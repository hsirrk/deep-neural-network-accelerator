==> flow/design.v <==
module dot(input logic clk, input logic rst_n,
           output logic slave_waitrequest,
           input logic [3:0] slave_address,
           input logic slave_read, output logic [31:0] slave_readdata,
           input logic slave_write, input logic [31:0] slave_writedata,
           input logic master_waitrequest,
           output logic [31:0] master_address,
           output logic master_read, input logic [31:0] master_readdata, input logic master_readdatavalid,
           output logic master_write, output logic [31:0] master_writedata);
    logic [31:0] weight;  
    logic [31:0] input_act;  
    logic [3:0] vec_length;  
    logic [3:0] i;  
    logic [31:0] temp1;  
    logic [31:0] temp2;  
    logic signed [63:0] sum;  
    logic signed [63:0] temp3;  
    logic [31:0] sum_address = 32'h8809000;
    typedef enum logic [4:0] {IDLE, READ1, READ2, CALC, INC, WRITE_SUM, DONE, STALL1, STALL2, STALL3, STALL4, STALL5, STALL6, STALL7, STALL8, STALL9, STALL10} state_t;
    state_t ps;
    always_ff @(posedge clk) begin
        if (!rst_n) begin
            weight <= 0;
            input_act <= 0;
            vec_length <= 0;
            i <= 0;
            temp1 <= 0;
            temp2 <= 0;
            temp3 <= 0;
            sum <= 0;
            ps <= IDLE;
        end else begin
            case (ps)
                IDLE: begin  
                    i <= 0;
                    temp1 <= 0;
                    temp2 <= 0;
                    temp3 <= 0;
                    sum <= 0;
                    if (slave_write == 1) begin
                        ps <= IDLE;
                        case (slave_address)
                            4'b0000: ps <= READ1;
                            4'b0010: weight <= slave_writedata;
                            4'b0011: input_act <= slave_writedata;
                            4'b0101: vec_length <= slave_writedata;
                            default: ps <= IDLE;
                        endcase
                    end 
                end
                READ1: begin  
                    if (master_readdatavalid && !master_waitrequest) begin
                        temp1 <= master_readdata;
                        ps <= STALL1;
                    end
                end
                STALL1: begin
                    if (master_readdatavalid) begin
                        ps <= READ2;
                    end
                end
                READ2: begin  
                    if (master_readdatavalid && !master_waitrequest) begin
                        temp2 <= master_readdata;
                        ps <= STALL2;
                    end
                end
                STALL2: begin
                    if (master_readdatavalid) begin
                        temp3 <= temp1 * temp2;
                        ps <= CALC;
                    end
                end
                CALC: begin  
                    sum <= sum + temp3;  
                    if (i + 1 < vec_length) begin  
                        ps <= STALL3;  
                    end else begin  
                        ps <= STALL4;  
                    end
                end
                STALL3: begin
                    if (!master_waitrequest) begin
                        ps <= INC;
                    end
                end                
                INC: begin
                    if (!master_waitrequest) begin
                        i <= i + 1;
                        ps <= READ1;
                    end
                end
                STALL4: begin
                    if (!master_waitrequest) begin
                        ps <= STALL5;
                    end
                end
                STALL5: begin
                    if (!master_waitrequest) begin
                        ps <= STALL6;
                    end
                end
                STALL6: begin
                    if (!master_waitrequest) begin
                        ps <= WRITE_SUM;
                    end
                end
                WRITE_SUM: begin  
                    if (!master_waitrequest) begin
                        ps <= DONE;  
                    end
                end
                DONE: begin
                    if (slave_read == 1 && slave_address == 0) begin
                        ps <= IDLE;
                    end                end
                default: ps <= IDLE;
            endcase
        end
    end
    always_comb begin
        slave_waitrequest = 0;
        slave_readdata = 0;
        master_address = 0;
        master_read = 0;
        master_write = 0;
        master_writedata = 0;
        case (ps)
            IDLE: begin
                slave_waitrequest = 0;
                slave_readdata = 0;
                master_address = 0;
                master_read = 0;
                master_write = 0;
                master_writedata = 0;
            end
            READ1: begin  
                slave_waitrequest = 1;
                slave_readdata = 0;
                master_write = 0;
                master_writedata = 0;
                master_address = weight + i * 4;  
                master_read = 1;
            end
            STALL1: begin
                slave_waitrequest = 1;
            end
            READ2: begin  
                slave_waitrequest = 1;
                slave_readdata = 0;
                master_write = 0;
                master_writedata = 0;
                master_address = input_act + i * 4;  
                master_read = 1;
            end
            STALL2: begin
                slave_waitrequest = 1;
            end
            STALL3: begin
                slave_waitrequest = 1;
            end
            STALL4: begin
                slave_waitrequest = 1;
            end
            STALL5: begin
                slave_waitrequest = 1;
            end
            STALL6: begin
                slave_waitrequest = 1;
            end
            STALL7: begin
                slave_waitrequest = 1;
            end
            STALL8: begin
                slave_waitrequest = 1;
            end
            STALL9: begin
                slave_waitrequest = 1;
            end
            STALL10: begin
                slave_waitrequest = 1;
            end
            CALC: begin  
                slave_waitrequest = 1;
            end
            INC: begin
                slave_waitrequest = 1;
            end
            WRITE_SUM: begin  
                slave_waitrequest = 1;
                slave_readdata = 0;
                master_read = 0;
                master_address = sum_address;
                master_write = 1;
                master_writedata = sum[31:0];  
            end
            DONE: begin
                slave_waitrequest = 0;
                master_read = 0;
                if (slave_read == 1 && slave_address == 0) begin
                    slave_readdata = sum[47:16];  
                end
            end
        endcase
    end
endmodule: dot
=== From RTL to reports: dot ===
The steps from the RTL of dot to its reports follow in flow order.
Line numbers count from 1 in the design file above.
Library cell names are shortened.
Not given: -

* Top module: dot
* Clock: clk
* Library: sky130hd
* Timing corner: tt_025C_1v80

=== Word-level counts ===
Yosys after proc, flatten, opt, wreduce and memory -nomap, before mapping. Memory bits, and registers merged into a memory's read port (data or address), are not among the register bits. Print and check cells are not counted. Equal cells are merged and count once.

* Output and inout bits: 99
* Input bits: 74
* Bits in registers: 269

* Equal/unequal tests: 31
* Mux-type cells: 30
* Magnitude comparators: 1
* Multipliers: 1
* Reductions and logical operators: 20
* Add/subtract/negate cells: 4

{| class="wikitable"
|+ Operator list
! operator !! count
|-
| multiplier 32 x 32 -> 64 bit || 1
|-
| case mux 64 bit (select 2 bit) || 2
|-
| case mux 32 bit (select 2 bit) || 2
|-
| two-way mux 32 bit || 4
|-
| case mux 32 bit (select 3 bit) || 1
|-
| case mux 5 bit (select 13 bit) || 1
|-
| adder 32 x 6 -> 32 bit || 2
|-
| adder 64 bit || 1
|-
| two-way mux 64 bit || 1
|-
| two-way mux 5 bit || 12
|-
| equality test 5 x 4 -> 1 bit with constant B || 8
|-
| < comparator 32 x 4 -> 1 bit || 1
|-
| != test 2 bit with constant B || 12
|-
| equality test 5 x 3 -> 1 bit with constant B || 4
|-
| OR reduction 15 bit || 1
|-
| AND reduction 12 bit || 1
|-
| nonzero test 2 bit || 5
|-
| equality test 5 x 2 -> 1 bit with constant B || 2
|-
| AND reduction 3 bit || 3
|-
| AND reduction 2 bit || 4
|-
| equality test 4 x 2 -> 1 bit with constant B || 2
|-
| case mux 4 bit (select 2 bit) || 1
|-
| adder 4 x 1 -> 5 bit with constant B || 1
|-
| equality test 5 x 1 -> 1 bit with constant B || 1
|-
| equality test 5 bit with constant B || 1
|-
| logical NOT 5 bit || 1
|-
| equality test 4 x 3 -> 1 bit with constant B || 1
|-
| logical NOT 4 bit || 1
|}

Other operator kinds: 6; their cells: 10.

=== Longest topological paths ===
Depth = most cells in a row (Yosys ltp): at word level without a register or memory, in the mapped netlist without a sequential cell, where the memories' decode and read muxes count.

* Word-level depth: 4
* ABC_AREA: 0
* Mapped depth: 29

=== Mapped cells and area ===
Source: synth_stat.txt of the flow (Yosys; design flattened, memories mapped). It holds for the ABC_AREA given above (unset counts as 0); a run with the other value may have another netlist.
The area totals of this step are shown rounded.

{| class="wikitable"
|+ Cells by type
! cell type !! count
|-
| fa_1 || 781
|-
| dfxtp_1 || 245
|-
| and2_1 || 581
|-
| ha_1 || 231
|-
| inv_1 || 754
|-
| nand2_1 || 631
|-
| clkbuf_1 || 273
|-
| nor2b_1 || 127
|-
| xnor2_1 || 77
|-
| xor2_1 || 77
|-
| a21oi_1 || 115
|-
| a22oi_1 || 71
|-
| a21boi_0 || 66
|-
| a21o_1 || 62
|-
| o21ai_0 || 92
|-
| mux2i_1 || 27
|-
| nor2_1 || 72
|-
| nor3b_1 || 31
|}

Other cell types: 58; their cells: 251.

* Cell count: 4,564
* Synthesis area: 41,000 sq um
* Flip-flop cells: 245
* Area of sequential cells: 4,900 sq um

=== Worst setup path after synthesis ===
Source: OpenSTA report_checks on the synthesized netlist (no wires, ideal clock, input and output delay 20% of the period each), path of least setup slack; recovery checks are left aside. Register names are those of the netlist, which keeps one name where synthesis merged equal registers.

* Kind: input to output
* Start: input port slave_address[1]
* End: output port slave_readdata[22]
* Input delay: 3.240 ns
* Driving pins on the path: 4
* Slack: 8.610 ns
* Path buffers: 1
* Data required time: 12.960 ns
* Period: 16.2 ns
* Output delay: 3.240 ns
* Arrival time: 4.350 ns
* Delay of the path: 1.110 ns
* Synthesis period reached: 7.59 ns

"delay of the path" = arrival - input delay + setup time.
A path that ends at an output port has no setup time.
"driving pins on the path" counts driving pins, that of a launching flip-flop among them; a cell with two outputs on the path counts twice.
"synthesis period reached" is the clock period less the worst setup slack; recovery checks do not enter. This is arithmetic on one report: input and output delays are still those of the set period (20% each).
Between the ends stands the longest chain of elaborated cells between them, by number of cells; it is not shown to be the way that was timed. Of several equally long chains one is given.
Each line given opens the expression or statement behind the cell; cells for indexed reads and writes are added by Yosys, which also makes memories of some case tables.

* Path through: nor4_1 > and3_1 > clkbuf_1 > and2_1
* Length of the longest elaborated chain: 4
* Elaborated cells on any way between the ends: 4
* Those cells by class: 2 x mux; 2 x reduce/logical

{| class="wikitable"
|+ Ends and longest elaborated chain, after synthesis
! what !! RTL line !! RTL
|-
| start: declaration || 3 || <nowiki>input logic [3:0] slave_address,</nowiki>
|-
| logical NOT 4 bit || 200 || <nowiki>if (slave_read == 1 && slave_address == 0) begin</nowiki>
|-
| logical AND 1 bit || 200 ||
|-
| two-way mux 32 bit || 200 ||
|-
| two-way mux 32 bit || 128 || <nowiki>case (ps)</nowiki>
|-
| end: declaration || 4 || <nowiki>input logic slave_read, output logic [31:0] slave_readdata,</nowiki>
|}

=== Timing after layout ===
Path of least setup slack in the final report of flow run 2 (OpenROAD, finished layout, wires in). Where an end is a register, its clock arrival counts in the times.

* Kind: register to register
* Start: register temp2[24]
* End: register temp3[47]
* Period: 4.74 ns
* Path buffers: 2
* Driving pins on the path: 24
* Slack: -3.07 ns
* Data required time: 5.23 ns
* Arrival time: 8.30 ns

Between the ends stands the longest chain of elaborated cells between them, by number of cells; it is not shown to be the way that was timed. Of several equally long chains one is given.
A register here has more assigning lines than the two given.

* Path through: dfxtp_1 > clkbuf_4 > clkbuf_8 > nand2_1 > fa_1 > inv_1 > fa_1 > fa_2 > fa_2 > fa_2 > fa_1 > fa_1 > inv_1 > fa_1 > inv_1 > ha_2 > and4_1 > o21ai_1 > a21o_1 > or4_4 > a21oi_2 > o31a_1 > o21ai_2 > a32o_1
* Length of the longest elaborated chain: 3
* Elaborated cells on any way between the ends: 3
* Source lines of those cells: 3
* Those cells by class: 1 x mul; 2 x mux

{| class="wikitable"
|+ Ends and longest elaborated chain, post-layout
! what !! RTL line !! RTL
|-
| start: declaration || 15 || <nowiki>logic [31:0] temp2;</nowiki>
|-
| start: assignment || 28 || <nowiki>temp2 <= 0;</nowiki>
|-
| start: assignment || 64 || <nowiki>temp2 <= master_readdata;</nowiki>
|-
| multiplier 32 x 32 -> 64 bit || 70 || <nowiki>temp3 <= temp1 * temp2;</nowiki>
|-
| two-way mux 64 bit || 69 || <nowiki>if (master_readdatavalid) begin</nowiki>
|-
| case mux 64 bit (select 2 bit) || 33 || <nowiki>case (ps)</nowiki>
|-
| end: assignment || 29 || <nowiki>temp3 <= 0;</nowiki>
|-
| end: assignment || 70 ||
|-
| end: declaration || 17 || <nowiki>logic signed [63:0] temp3;</nowiki>
|}

==> results <==
Design dot on sky130hd. What follows are 2 stored runs of the flow, each under its own settings; their order means nothing. The constraints put input and output delay at 20% of the set period each and load the outputs with 0.01 pF.
"achieved period" = clock period - worst setup slack. The figure is calculated, with input and output delays left at 20% of the set period.
By "total power after layout" is meant OpenSTA's value without simulated activity: inputs other than the clock are taken to toggle once in ten clock periods, and the tool carries that through the logic.
The results are shown rounded.

=== Flow run 1 ===
{| class="wikitable"
! Setting !! Value
|-
| period_ns || 11.9
|-
| CORE_UTILIZATION || 44
|-
| SETUP_SLACK_MARGIN || -0.67
|-
| PLACE_DENSITY_LB_ADDON || 0.11
|-
| CORE_ASPECT_RATIO || 1.47
|-
| CELL_PAD_IN_SITES_GLOBAL_PLACEMENT || 3
|-
| CELL_PAD_IN_SITES_DETAIL_PLACEMENT || 1
|-
| TNS_END_PERCENT || 10
|-
| ABC_AREA || 1
|-
| CTS_CLUSTER_DIAMETER || 163
|-
| CAP_MARGIN || 25
|-
| CORE_MARGIN || 2
|-
| SLEW_MARGIN || 20
|}
Incomplete, placement halted on FLW-0024.

=== Flow run 2 ===
{| class="wikitable"
! Setting !! Value
|-
| period_ns || 4.74
|-
| CORE_UTILIZATION || 38
|-
| SETUP_SLACK_MARGIN || 0.12
|-
| PLACE_DENSITY_LB_ADDON || 0.05
|-
| HOLD_SLACK_MARGIN || 0.04
|-
| CORE_ASPECT_RATIO || 1.95
|-
| CELL_PAD_IN_SITES_GLOBAL_PLACEMENT || 2
|-
| CELL_PAD_IN_SITES_DETAIL_PLACEMENT || 1
|-
| TNS_END_PERCENT || 90
|-
| GPL_TIMING_DRIVEN || 0
|-
| GPL_ROUTABILITY_DRIVEN || 0
|-
| SLEW_MARGIN || 10
|-
| CAP_MARGIN || 20
|-
| CORE_MARGIN || 2
|-
! Result !! Value
|-
| Standard-cell area of the final layout || 49,000 sq um
|-
| Setup total negative slack || -83 ns
|-
| Lowest setup slack || -3.1 ns
|-
| Area inside the die boundary || 110,000 sq um
|-
| Achieved period || 7.814 ns
|-
| Area of the synthesized netlist || 41,000 sq um
|-
| Total power after layout || 4,500 µW
|-
| Utilization after layout || 47%
|}
