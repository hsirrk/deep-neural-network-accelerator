==> flow/design.v <==
module dotopt(input logic clk, input logic rst_n,
           output logic slave_waitrequest,
           input logic [3:0] slave_address,
           input logic slave_read, output logic [31:0] slave_readdata,
           input logic slave_write, input logic [31:0] slave_writedata,
           input logic master_waitrequest,
           output logic [31:0] master_address,
           output logic master_read, input logic [31:0] master_readdata, input logic master_readdatavalid,
           output logic master_write, output logic [31:0] master_writedata,
           input logic master2_waitrequest,
           output logic [31:0] master2_address,
           output logic master2_read, input logic [31:0] master2_readdata, input logic master2_readdatavalid,
           output logic master2_write, output logic [31:0] master2_writedata);
	 enum {RST, SLAVEINPUT, READ_WEIGHT_ACTIVATION, CALC_DOTPRODUCT, CALC_WAIT, DONE} state;
	 logic [31:0] weightAds, activationAds, vecLength, i;
	 logic signed [31:0] weight, actVec;
	 logic signed [63:0] sumtemp, sum;
	 always_ff @(posedge clk) begin
		if (!rst_n) begin
			state <= RST;
		end
		else begin
			case(state)
				RST: begin
							state <= SLAVEINPUT;
							i <= 32'b0;
							weightAds <= 32'h00000000;
							activationAds <= 32'h00000000;
							vecLength <= 32'd0;
							sum <= 32'd0;
							weight <= 32'd5;
							actVec <= 32'd5;
					  end
				SLAVEINPUT: begin
									if (slave_write) begin
										case(slave_address)
											4'b0000: begin
															state <= READ_WEIGHT_ACTIVATION;  
															i <= 32'd0;
														end
											4'd2: begin
															weightAds <= slave_writedata;
														end
											4'd3: begin
															activationAds <= slave_writedata;
														end
											4'd5: begin
															vecLength <= slave_writedata;
														end
											default: begin
															state <= SLAVEINPUT;
														end
										endcase
									end
								end
				READ_WEIGHT_ACTIVATION: begin
									if (!master_waitrequest && master_readdatavalid) begin
										state <= CALC_DOTPRODUCT;
										weight <= master_readdata;
										actVec <= master2_readdata;
									end
								 end
				CALC_DOTPRODUCT: begin
											sum <= sum + sumtemp;
												if ( (i+32'b1) == vecLength) begin
														state <= DONE;
												end
												else begin
													state <= CALC_WAIT;
												end
									  end
				CALC_WAIT: begin
											if (!master_waitrequest) begin
													state <= READ_WEIGHT_ACTIVATION;
													i <= i + 32'b1;
											end
										 end
				DONE: begin
							if (slave_address == 4'b0 && slave_read) begin
								state <= SLAVEINPUT;  
								i <= 32'b0;
								weightAds <= 32'h00000000;
								activationAds <= 32'h00000000;
								vecLength <= 32'd0;
								sum <= 32'd0;
								weight <= 32'd5;
								actVec <= 32'd5;
							end
						end
				default: begin
							end
			endcase
		end
	 end
	 always_comb begin
			master_writedata = 32'b0;
			master_address = 32'b0;
			master_write = 1'b0;
			master_read = 1'b0;
			slave_waitrequest = 1'b0;
			slave_readdata = 32'b0;
			sumtemp = 64'b0;
			master2_read = 1'b0;
			master2_address = 32'b0;
			case(state)
				RST: begin
					  end
				SLAVEINPUT: begin
								end
				READ_WEIGHT_ACTIVATION: begin
										slave_waitrequest = 1'b1;
										master_address = weightAds + i*32'd4;
										master_read = 1'b1;
										master2_address = activationAds + i*32'd4;
										master2_read = 1'b1;
								 end
				CALC_DOTPRODUCT: begin
											slave_waitrequest = 1'b1;
											sumtemp = weight*actVec;
										end
				CALC_WAIT: begin
											slave_waitrequest = 1'b1;
										 end
				DONE: begin
							if (slave_address == 4'b0 && slave_read) begin
								slave_readdata = sum[47:16];
							end
						end
				default: begin
							end
			endcase
	 end
endmodule: dotopt
* Reports on dotopt
What the tools print for dotopt, step after step.
Line numbers count from 1 in the design file above.
Cell names lack the library's common part.
Not given: -
- Top :: dotopt
- Clock input :: clk
- Library :: sky130hd
- Corner :: tt_025C_1v80

* Word level
Counts by Yosys on the flattened word-level netlist (proc, flatten, opt, wreduce; memories kept). Register bits leave out memories and registers merged into their read ports (data or address). Print and check cells are left out. Cells with the same type and inputs are merged into one.
- Register bits :: 288
- Bits of input ports :: 108
- Output and inout bits :: 165
- Cells after elaboration :: 85
- $add $sub $neg :: 4
- Multipliers :: 1
- Eq/ne operators :: 18
- Multiplexer cells :: 35
- Reduce/logical cells :: 19
** Operators with widths (number)
- 32-bit by 32-bit multiplier with 64-bit output :: 1
- 32-bit two-way mux :: 21
- 32-bit parallel mux with 3-bit select :: 5
- 64-bit parallel mux with 3-bit select :: 1
- 32-bit parallel mux with 6-bit select :: 1
- 32-bit parallel mux with 4-bit select :: 1
- 64-bit two-way mux :: 2
- 32-bit by 2-bit equality test with 1-bit output with constant B :: 2
- 32-bit by 3-bit equality test with 1-bit output with constant B :: 2
- 32-bit adder :: 2
- 64-bit adder :: 1
- 32-bit parallel mux with 2-bit select :: 1
- 32-bit by 1-bit adder with 32-bit output with constant B :: 1
- 32-bit by 1-bit equality test with 1-bit output with constant B :: 1
- 32-bit equality test :: 1
- 32-bit logical NOT :: 1
- 2-bit != test with constant B :: 9
- 5-bit AND reduction :: 3
- 6-bit AND reduction :: 2
- 3-bit nonzero test :: 3
- 4-bit by 2-bit equality test with 1-bit output with constant B :: 2
- 3-bit OR reduction :: 2
- 6-bit nonzero test :: 1
- 4-bit by 3-bit equality test with 1-bit output with constant B :: 1
- 4-bit logical NOT :: 1
- 4-bit AND reduction :: 1
- 4-bit nonzero test :: 1
- 3-bit AND reduction :: 1
Other operator kinds: 3; their cells: 6.

* Depth
Longest topological path by Yosys (ltp), each cell counted once; first at word level (registers and memories cut), then after technology mapping (sequential cells cut; the memories' decode and read muxes count).
- Word-level depth :: 5
- ABC_AREA :: 1
- Gate-level depth with buffers :: 43
- Mapped depth without buffers :: 42

* After synthesis
The flow's flattened synthesis, as Yosys stat reports it; memories are mapped. The netlist is that of the ABC_AREA named above (0 if unset); the other value can give another one.
The area totals of this step are shown rounded.
** Cells by type
- fa_1 :: number 842, total area 1.69E+04 sq um
- edfxtp_1 :: number 240, total area 7.21E+03 sq um
- inv_1 :: number 1729, total area 6.49E+03 sq um
- nand2_1 :: number 1562, total area 5.86E+03 sq um
- ha_1 :: number 273, total area 3.42E+03 sq um
- nor2_1 :: number 391, total area 1.47E+03 sq um
- a21oi_1 :: number 289, total area 1.45E+03 sq um
- o21ai_0 :: number 174, total area 870.835 sq um
- clkbuf_1 :: number 194, total area 728.198 sq um
- nand3_1 :: number 139, total area 695.667 sq um
- buf_4 :: number 68, total area 510.49 sq um
- xor2_1 :: number 34, total area 297.786 sq um
- xnor2_1 :: number 32, total area 280.269 sq um
- o21a_1 :: number 27, total area 202.694 sq um
- o21bai_1 :: number 24, total area 180.173 sq um
- a21o_1 :: number 23, total area 172.666 sq um
- nor3_1 :: number 30, total area 150.144 sq um
- nand4_1 :: number 23, total area 143.888 sq um
Other cell types: 33; their cells: 160.
- Cells in the netlist :: 6254
- Cell area after synthesis :: 0.0481 sq mm
- Area of sequential cells :: 0.00733 sq mm
- Flip-flop cells :: 246
- Buffer cells :: 281

* Timing after synthesis
OpenSTA on the mapped netlist: ideal clock, no wires. The path of least setup slack (recovery checks aside). Input and output delay are each 20% of the period. Register names are those of the netlist, which keeps one name where synthesis merged equal registers.
- Kind :: input-to-reg
- From :: in slave_address[3]
- To :: reg i[0]
- Period :: 11.7 ns
- External input delay :: 2.340 ns
- Library setup time :: 0.594 ns
- Time at the first pin :: 2.340 ns
- Data arrival time :: 7.982 ns
- Data required time :: 11.106 ns
- Path slack :: 3.124 ns
- Path delay :: 6.236 ns
- Driving pins on the path :: 9
- Buffers on the path :: 0
- Synthesis period reached :: 8.576 ns
"path delay" = arrival - input delay + setup time.
"driving pins on the path": output pins that drive a net of the path, with the launching flip-flop's if there is one; two outputs of one cell count as two.
"synthesis period reached" = period - worst setup slack (recovery checks aside). The figure is calculated, with input and output delays left at 20% of the set period.
The rows between start and end are the longest chain of elaborated cells between them; the timing report does not say that the signal goes this way. Where chains are equally long, one stands for them.
A line is the first line of the expression or statement that the cell stems from. Yosys adds cells for indexed reads and writes and turns some case tables into memories.
At most two assigning lines are given for a register; there are more.
Only ways into the end's enable, where the timed path ends, are counted here.
- Cell sequence :: nor2_1 > nand2_1 > inv_1 > nand2_1 > nand2_1 > inv_1 > nor2_1 > inv_1 > a2111oi_0
- Length of the longest elaborated chain :: 4
- Elaborated cells between the ends (all ways) :: 5
- Classes of those cells :: eq/ne: 2; reduce/logical: 3
** Ends and longest elaborated chain, after synthesis
- from (decl) :: RTL line 3 : input logic [3:0] slave_address,
- 4-bit logical NOT :: RTL line 79 : if (slave_address == 4'b0 && slave_read) begin
- 1-bit logical AND :: RTL line 79
- 2-bit != test
- 6-bit AND reduction
- to (assign) :: RTL line 75 : i <= i + 32'b1;
- to (assign) :: RTL line 81 : i <= 32'b0;
- to (decl) :: RTL line 15 : logic [31:0] weightAds, activationAds, vecLength, i;

* Path in the finished layout
From the final timing report of entry A: the path of least setup slack in the routed layout; clock arrival at registers is part of the times.
- Kind :: reg-to-reg
- From :: reg weight[14]
- To :: reg sum[47]
- Period :: 7.81 ns
- Library setup time :: 0.24 ns
- Time at the first pin :: 0.64 ns
- Data arrival time :: 9.15 ns
- Data required time :: 8.18 ns
- Path slack :: -0.97 ns
- Driving pins on the path :: 36
- Buffers on the path :: 3
The rows between start and end are the longest chain of elaborated cells between them; the timing report does not say that the signal goes this way. Where chains are equally long, one stands for them.
At most two assigning lines are given for a register; there are more.
- Cell sequence :: edfxtp_1 > buf_6 > clkbuf_16 > nand2_1 > fa_1 > fa_1 > fa_1 > fa_1 > fa_1 > inv_1 > fa_2 > fa_2 > fa_1 > ha_4 > inv_1 > o21bai_1 > a21oi_2 > a21boi_2 > nand3_2 > o21ai_0 > a21oi_1 > buf_4 > ha_1 > nand2_4 > nor2_4 > inv_1 > nor2_1 > inv_1 > nor4_2 > nand2_1 > nand3_2 > inv_1 > nand3_2 > nand3_1 > nand2_1 > nor2_1
- Length of the longest elaborated chain :: 4
- Elaborated cells between the ends (all ways) :: 4
- RTL lines with such cells :: 4
- Classes of those cells :: add/sub: 1; mul: 1; mux: 2
** Ends and longest elaborated chain, after layout
- from (decl) :: RTL line 16 : logic signed [31:0] weight, actVec;
- from (assign) :: RTL line 31 : weight <= 32'd5;
- from (assign) :: RTL line 59 : weight <= master_readdata;
- 32-bit by 32-bit multiplier with 64-bit output :: RTL line 119 : sumtemp = weight*actVec;
- 64-bit two-way mux :: RTL line 105 : case(state)
- 64-bit adder :: RTL line 64 : sum <= sum + sumtemp;
- 64-bit parallel mux with 3-bit select :: RTL line 23 : case(state)
- to (assign) :: RTL line 30 : sum <= 32'd0;
- to (assign) :: RTL line 64
- to (decl) :: RTL line 17 : logic signed [63:0] sumtemp, sum;

Add stored flow runs of dotopt

2 stored runs of dotopt in the flow (synthesis by Yosys, layout by OpenROAD, sky130hd cells), in arbitrary order. Constraints: input delay and output delay 20% of the set period each, output load 0.01 pF.
"time on the worst setup path" means the part of the period allowed to the worst setup path (the constraints hold back 20% at inputs and 20% at outputs) less its slack; where the path has registers, the arrival times of their clocks count too.
The results are shown rounded.

* Entry A
** Files
==> flow/run.sh <==
#!/bin/bash
# the make line also repeats the synthesis and layout settings of config.mk as NAME=value (left out here)
make -C /OpenROAD-flow-scripts/flow DESIGN_CONFIG=/design/flow/config.mk WORK_HOME=/design/flow/orfs CLKGATE_MAP_FILE= finish
==> flow/config.mk <==
export PLATFORM = sky130hd
export DESIGN_NAME = dotopt
export DESIGN_NICKNAME = dotopt
export VERILOG_FILES = /design/flow/design.v
export SDC_FILE = /design/flow/constraint.sdc
export NUM_CORES = 4
export LEC_CHECK = 0
export ABC_AREA = 1
export CAP_MARGIN = 20
export CORE_MARGIN = 2
export CORE_UTILIZATION = 64
export CTS_CLUSTER_DIAMETER = 161
export GPL_TIMING_DRIVEN = 1
export MAX_ROUTING_LAYER = met4
export PLACE_DENSITY_LB_ADDON = 0.29
export SETUP_SLACK_MARGIN = 1.08
export SLEW_MARGIN = 20
==> flow/constraint.sdc <==
create_clock -name core_clock -period 7.81 [get_ports {clk}]
set_input_delay 1.5620 -clock core_clock [delete_from_list [all_inputs] [get_ports {clk}]]
set_output_delay 1.5620 -clock core_clock [all_outputs]
set_load 0.01 [all_outputs]
** Results
- Die footprint :: 0.0774 sq mm
- Standard-cell area after layout :: 0.0604 sq mm
- Mapped cell area after synthesis :: 0.0481 sq mm
- Setup slack of the worst path :: -0.968 ns
- Worst hold slack in the final report :: 0.514 ns
- Time on the worst setup path :: 8.78 ns
- Critical path kind :: reg-to-reg

* Entry B
** Files
==> flow/run.sh <==
#!/bin/bash
# the make line also repeats the synthesis and layout settings of config.mk as NAME=value (left out here)
make -C /OpenROAD-flow-scripts/flow DESIGN_CONFIG=/design/flow/config.mk WORK_HOME=/design/flow/orfs CLKGATE_MAP_FILE= finish
==> flow/config.mk <==
export PLATFORM = sky130hd
export DESIGN_NAME = dotopt
export DESIGN_NICKNAME = dotopt
export VERILOG_FILES = /design/flow/design.v
export SDC_FILE = /design/flow/constraint.sdc
export NUM_CORES = 4
export LEC_CHECK = 0
export ABC_AREA = 1
export CAP_MARGIN = 20
export CELL_PAD_IN_SITES_DETAIL_PLACEMENT = 2
export CORE_MARGIN = 2
export CORE_UTILIZATION = 55
export CTS_CLUSTER_DIAMETER = 141
export GPL_TIMING_DRIVEN = 1
export MAX_ROUTING_LAYER = met4
export PLACE_DENSITY_LB_ADDON = 0.23
export SLEW_MARGIN = 20
export TNS_END_PERCENT = 100
==> flow/constraint.sdc <==
create_clock -name core_clock -period 9.11 [get_ports {clk}]
set_input_delay 1.8220 -clock core_clock [delete_from_list [all_inputs] [get_ports {clk}]]
set_output_delay 1.8220 -clock core_clock [all_outputs]
set_load 0.01 [all_outputs]
** Results
No final report: placement broke off with DPL-0033.
