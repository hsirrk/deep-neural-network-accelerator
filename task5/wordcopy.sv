==> flow/design.v <==
module wordcopy(input logic clk, input logic rst_n,
                output logic slave_waitrequest,
                input logic [3:0] slave_address,
                input logic slave_read, output logic [31:0] slave_readdata,
                input logic slave_write, input logic [31:0] slave_writedata,
                input logic master_waitrequest,
                output logic [31:0] master_address,
                output logic master_read, input logic [31:0] master_readdata, input logic master_readdatavalid,
                output logic master_write, output logic [31:0] master_writedata);
    logic [31:0] dest_ad;  
    logic [31:0] src_ad;  
    logic [3:0] no_words;  
    logic [3:0] i;  
    logic [31:0] temp;  
    typedef enum logic [2:0] {IDLE, READ, WRITE, DONE} state_t;
    state_t ps;
    always_ff @(posedge clk) begin
        if (!rst_n) begin
            dest_ad <= 0;
            src_ad <= 0;
            no_words <= 0;
            i <= 0;
            temp <= 0;
            ps <= IDLE;
        end else begin
            case (ps)
                IDLE: begin  
                    i <= 0;
                    temp <= 0;
                    if (slave_write == 1) begin
                        ps <= IDLE;
                        case (slave_address)
                            4'b0000: ps <= READ;
                            4'b0001: dest_ad <= slave_writedata;
                            4'b0010: src_ad <= slave_writedata;
                            4'b0011: no_words <= slave_writedata;
                            default: ps <= IDLE;
                        endcase
                    end 
                end
                READ: begin  
                    if (master_readdatavalid && !master_waitrequest) begin
                        temp <= master_readdata;
                        ps <= WRITE;
                    end
                end
                WRITE: begin  
                    if (!master_waitrequest) begin
                        if (i + 1 < no_words) begin
                            i <= i + 1;
                            ps <= READ;
                        end else begin
                            ps <= DONE;
                        end
                    end
                end
                DONE: begin
                    if (slave_read == 1) begin
                        if (slave_address == 0) begin
                            ps <= IDLE;
                        end
                    end
                end
                default: ps <= IDLE;
            endcase
        end
    end
    always_comb begin
        slave_waitrequest = 0;
        slave_readdata = 0;
        master_address = 0;
        master_read = 0;
        master_write = 0;
        master_writedata = 0;
        case (ps)
            IDLE: begin
                slave_waitrequest = 0;
                slave_readdata = 0;
                master_address = 0;
                master_read = 0;
                master_write = 0;
                master_writedata = 0;
            end
            READ: begin  
                slave_waitrequest = 1;
                slave_readdata = 0;
                master_write = 0;
                master_writedata = 0;
                master_address = src_ad + i * 4;  
                master_read = 1;
            end
            WRITE: begin  
                slave_waitrequest = 1;
                slave_readdata = 0;
                master_read = 0;
                master_address = dest_ad + i * 4;  
                master_write = 1;
                master_writedata = temp;
            end
            DONE: begin
            end
        endcase
    end
endmodule: wordcopy
### From RTL to reports: wordcopy

What the tools print for wordcopy, step after step.
Lines are those of the file above, counted from 1.
Operators: Yosys type, input widths -> output width; for muxes data width and select width s.
The mark - stands for no value.

| inputs | value |
|---|---|
| top | wordcopy |
| clock | clk |
| cell library | sky130hd |
| corner | tt_025C_1v80 |

### After elaboration

Source: Yosys, flattened and elaborated, memories not mapped. Widths are those after wreduce. Registers that Yosys merges into a memory's read port (data or address) are not register bits. Print and check cells do not count. Equal cells are merged and count once.

| bit counts | value |
|---|---|
| register bits | 107 |
| input port bits | 74 |
| output and inout port bits | 99 |
| elaborated cells | 53 |

| operators by class | value |
|---|---|
| $add $sub $neg | 3 |
| magnitude comparators | 1 |
| equal/unequal tests | 12 |
| muxes and demuxes | 18 |
| reduce/logical cells | 13 |

Operator list:

| cell | number |
|---|---|
| $pmux 32 s2 | 2 |
| $add 32x6->32 | 2 |
| $mux 32 | 2 |
| $lt 32x4->1 | 1 |
| $mux 3 | 5 |
| $reduce_and 3->1 | 4 |
| $pmux 3 s4 | 1 |
| $ne 2x2->1 const B | 5 |
| $eq 4x2->1 const B | 2 |
| $pmux 4 s2 | 1 |
| $mux 4 | 2 |
| $eq 3x2->1 const B | 2 |
| $add 4x1->5 const B | 1 |
| $reduce_and 5->1 | 1 |
| $reduce_bool 2->1 | 2 |
| $eq 4x1->1 const B | 1 |
| $logic_not 4->1 | 1 |
| $mux 1 | 4 |
| $eq 3x1->1 const B | 1 |
| $logic_not 3->1 | 1 |
| $ne 2x1->1 const B | 1 |
| $reduce_and 2->1 | 1 |
| $reduce_or 2->1 | 1 |
| $mux 2 | 1 |
| $logic_and 1x1->1 | 1 |
| $logic_not 1->1 | 1 |

### Depth

Longest topological path by Yosys (ltp), each cell counted once; first at word level (registers and memories cut), then after technology mapping (sequential cells cut; the memories' decode and read muxes count).

| logic depth | value |
|---|---|
| depth in word-level cells | 5 |
| ABC_AREA | 0 |
| gate-level depth with buffers | 14 |
| mapped depth without buffers | 10 |

### After synthesis

Source: synth_stat.txt of the flow (Yosys; design flattened, memories mapped). It holds for the ABC_AREA given above (unset counts as 0); a run with the other value may have another netlist.
The area totals of this step are shown rounded.

| synthesis totals | value |
|---|---|
| cells in the netlist | 745 |
| mapped area | 6000 sq um |
| sequential part of the area | 2200 sq um |
| flip-flop cells | 108 |
| buffers | 79 |

Cells by type:

| type | number | area in all (sq um) |
|---|---|---|
| sky130_fd_sc_hd__dfxtp_1 | 108 | 2.16E+03 |
| sky130_fd_sc_hd__nand2_1 | 162 | 608.083 |
| sky130_fd_sc_hd__a21boi_0 | 67 | 502.982 |
| sky130_fd_sc_hd__a22oi_1 | 35 | 262.752 |
| sky130_fd_sc_hd__nor2b_1 | 40 | 250.24 |
| sky130_fd_sc_hd__buf_4 | 32 | 240.23 |
| sky130_fd_sc_hd__mux2i_1 | 23 | 230.221 |
| sky130_fd_sc_hd__and2_1 | 34 | 212.704 |
| sky130_fd_sc_hd__clkbuf_1 | 39 | 146.39 |
| sky130_fd_sc_hd__xnor2_1 | 16 | 140.134 |
| sky130_fd_sc_hd__xor2_1 | 16 | 140.134 |
| sky130_fd_sc_hd__nand3_1 | 26 | 130.125 |
| sky130_fd_sc_hd__nor2_1 | 28 | 105.101 |
| sky130_fd_sc_hd__ha_1 | 8 | 100.096 |
| sky130_fd_sc_hd__o21ai_0 | 15 | 75.072 |
| sky130_fd_sc_hd__mux2_2 | 6 | 67.565 |
| sky130_fd_sc_hd__nand4_1 | 9 | 56.304 |
| sky130_fd_sc_hd__nand3b_1 | 6 | 45.043 |

Not listed: further types 34, cells in them 75.

### Path before layout

Path of least setup slack by OpenSTA after synthesis, without wires, with an ideal clock, recovery checks aside; 20% of the period is set as input and as output delay. Where synthesis merged equal registers, the netlist keeps one of their names.

| timing path after synthesis | value |
|---|---|
| path type | register -> output |
| start | reg ps |
| end | out master_address[30] |
| clock period | 8480 ps |
| output delay | 1696 ps |
| time at the first pin | 0 ps |
| data arrival time | 3269 ps |
| required time | 6784 ps |
| path slack | 3515 ps |
| path delay | 3269 ps |
| stages | 15 |
| path buffers | 4 |
| synthesis period reached | 4965 ps |

"path delay" = arrival - input delay + setup time.
At an output port there is no setup time.
"stages": output pins that drive a net of the path, with the launching flip-flop's if there is one; two outputs of one cell count as two.
"synthesis period reached" = period - worst setup slack (recovery checks aside). The figure is calculated, with input and output delays left at 20% of the set period.
Where an end lacks its bit number, it is one bit of the signal, or one of the new flip-flops if synthesis recoded a state register.
A register here has more assigning lines than the two given.

| on the way, after synthesis | value |
|---|---|
| cell sequence | sky130_fd_sc_hd__dfxtp_1 > sky130_fd_sc_hd__buf_6 > sky130_fd_sc_hd__buf_2 > sky130_fd_sc_hd__buf_1 > sky130_fd_sc_hd__buf_2 > sky130_fd_sc_hd__mux2_2 > sky130_fd_sc_hd__ha_1 > sky130_fd_sc_hd__inv_1 > sky130_fd_sc_hd__fa_1 > sky130_fd_sc_hd__nand2b_1 > sky130_fd_sc_hd__a21oi_1 > sky130_fd_sc_hd__nand4_1 > sky130_fd_sc_hd__nor4b_2 > sky130_fd_sc_hd__xor2_1 > sky130_fd_sc_hd__nor2_1 |

Ends and longest elaborated chain, after synthesis:

| item | line | text |
|---|---|---|
| start: declaration | 16 | `state_t ps;` |
| start: assignment | 24 | `ps <= IDLE;` |
| start: assignment | 31 | `ps <= IDLE;` |
| end: declaration | 7 | `output logic [31:0] master_address,` |

No chain of elaborated cells between the ends is given.

### Path in the finished layout

Path of least setup slack in the final report of job 1 (OpenROAD, finished layout, wires in). Where an end is a register, its clock arrival counts in the times.
The report prints the path's times to 10 ps; the period is as set.

| timing path post-layout | value |
|---|---|
| path type | register -> output |
| start | reg ps |
| end | out master_address[9] |
| clock period | 4430 ps |
| output delay | 890 ps |
| time at the first pin | 350 ps |
| data arrival time | 3370 ps |
| required time | 3540 ps |
| path slack | 180 ps |
| stages | 10 |
| path buffers | 2 |

Where an end lacks its bit number, it is one bit of the signal, or one of the new flip-flops if synthesis recoded a state register.
A register here has more assigning lines than the two given.

| on the way, post-layout | value |
|---|---|
| cell sequence | sky130_fd_sc_hd__dfxtp_4 > sky130_fd_sc_hd__buf_8 > sky130_fd_sc_hd__mux2_2 > sky130_fd_sc_hd__ha_1 > sky130_fd_sc_hd__o21ai_0 > sky130_fd_sc_hd__o21bai_1 > sky130_fd_sc_hd__and2_1 > sky130_fd_sc_hd__a221oi_1 > sky130_fd_sc_hd__a211oi_1 > sky130_fd_sc_hd__clkdlybuf4s50_1 |

Ends and longest elaborated chain, post-layout:

| item | line | text |
|---|---|---|
| start: declaration | 16 | `state_t ps;` |
| start: assignment | 24 | `ps <= IDLE;` |
| start: assignment | 31 | `ps <= IDLE;` |
| end: declaration | 7 | `output logic [31:0] master_address,` |

No chain of elaborated cells between the ends is given.

Add stored flow runs of wordcopy

2 stored runs of wordcopy in the flow (synthesis by Yosys, layout by OpenROAD, sky130hd cells), in arbitrary order. Constraints: input delay and output delay 20% of the set period each, output load 0.01 pF.
"period achieved": clock period set for the run, less the worst setup slack. It is reckoned from that one timing run; input and output delays stay at 20% of the period that was set.
"time on the worst setup path" means the part of the period allowed to the worst setup path (the constraints hold back 20% at inputs and 20% at outputs) less its slack; where the path has registers, the arrival times of their clocks count too.
"power" rests on the timing tool's default activity at the inputs, not on a simulated workload.
"time on the worst setup path" is known to 10 ps.
Measured values are rounded.

#### Job 1

| setting | value |
|---|---|
| period_ns | `4.43` |
| CORE_UTILIZATION | `26` |
| CAP_MARGIN | `20` |
| CORE_MARGIN | `2` |
| SLEW_MARGIN | `20` |

| result | value |
|---|---|
| worst hold slack in the final report | 460 ps |
| period achieved | 4255 ps |
| area of the standard cells in the finished layout | 8000 sq um |
| time on the worst setup path | 3370 ps |
| class of the worst setup path | register -> output |
| total negative slack on setup checks | 0 ps |
| worst setup slack after layout | 180 ps |
| utilization of the finished layout | 0.35 |
| power | 2100 uW |
| area of the die | 24000 sq um |
| area of the synthesized netlist | 6000 sq um |

#### Job 2

| setting | value |
|---|---|
| period_ns | `5.27` |
| CORE_UTILIZATION | `70` |
| SETUP_SLACK_MARGIN | `1.52` |
| PLACE_DENSITY | `0.87` |
| CORE_ASPECT_RATIO | `1.45` |
| TNS_END_PERCENT | `50` |
| GPL_TIMING_DRIVEN | `0` |
| CAP_MARGIN | `40` |
| MIN_ROUTING_LAYER | `met2` |
| MAX_ROUTING_LAYER | `met5` |
| CORE_MARGIN | `2` |
| SLEW_MARGIN | `20` |

Unfinished; error GPL-0301 in placement.
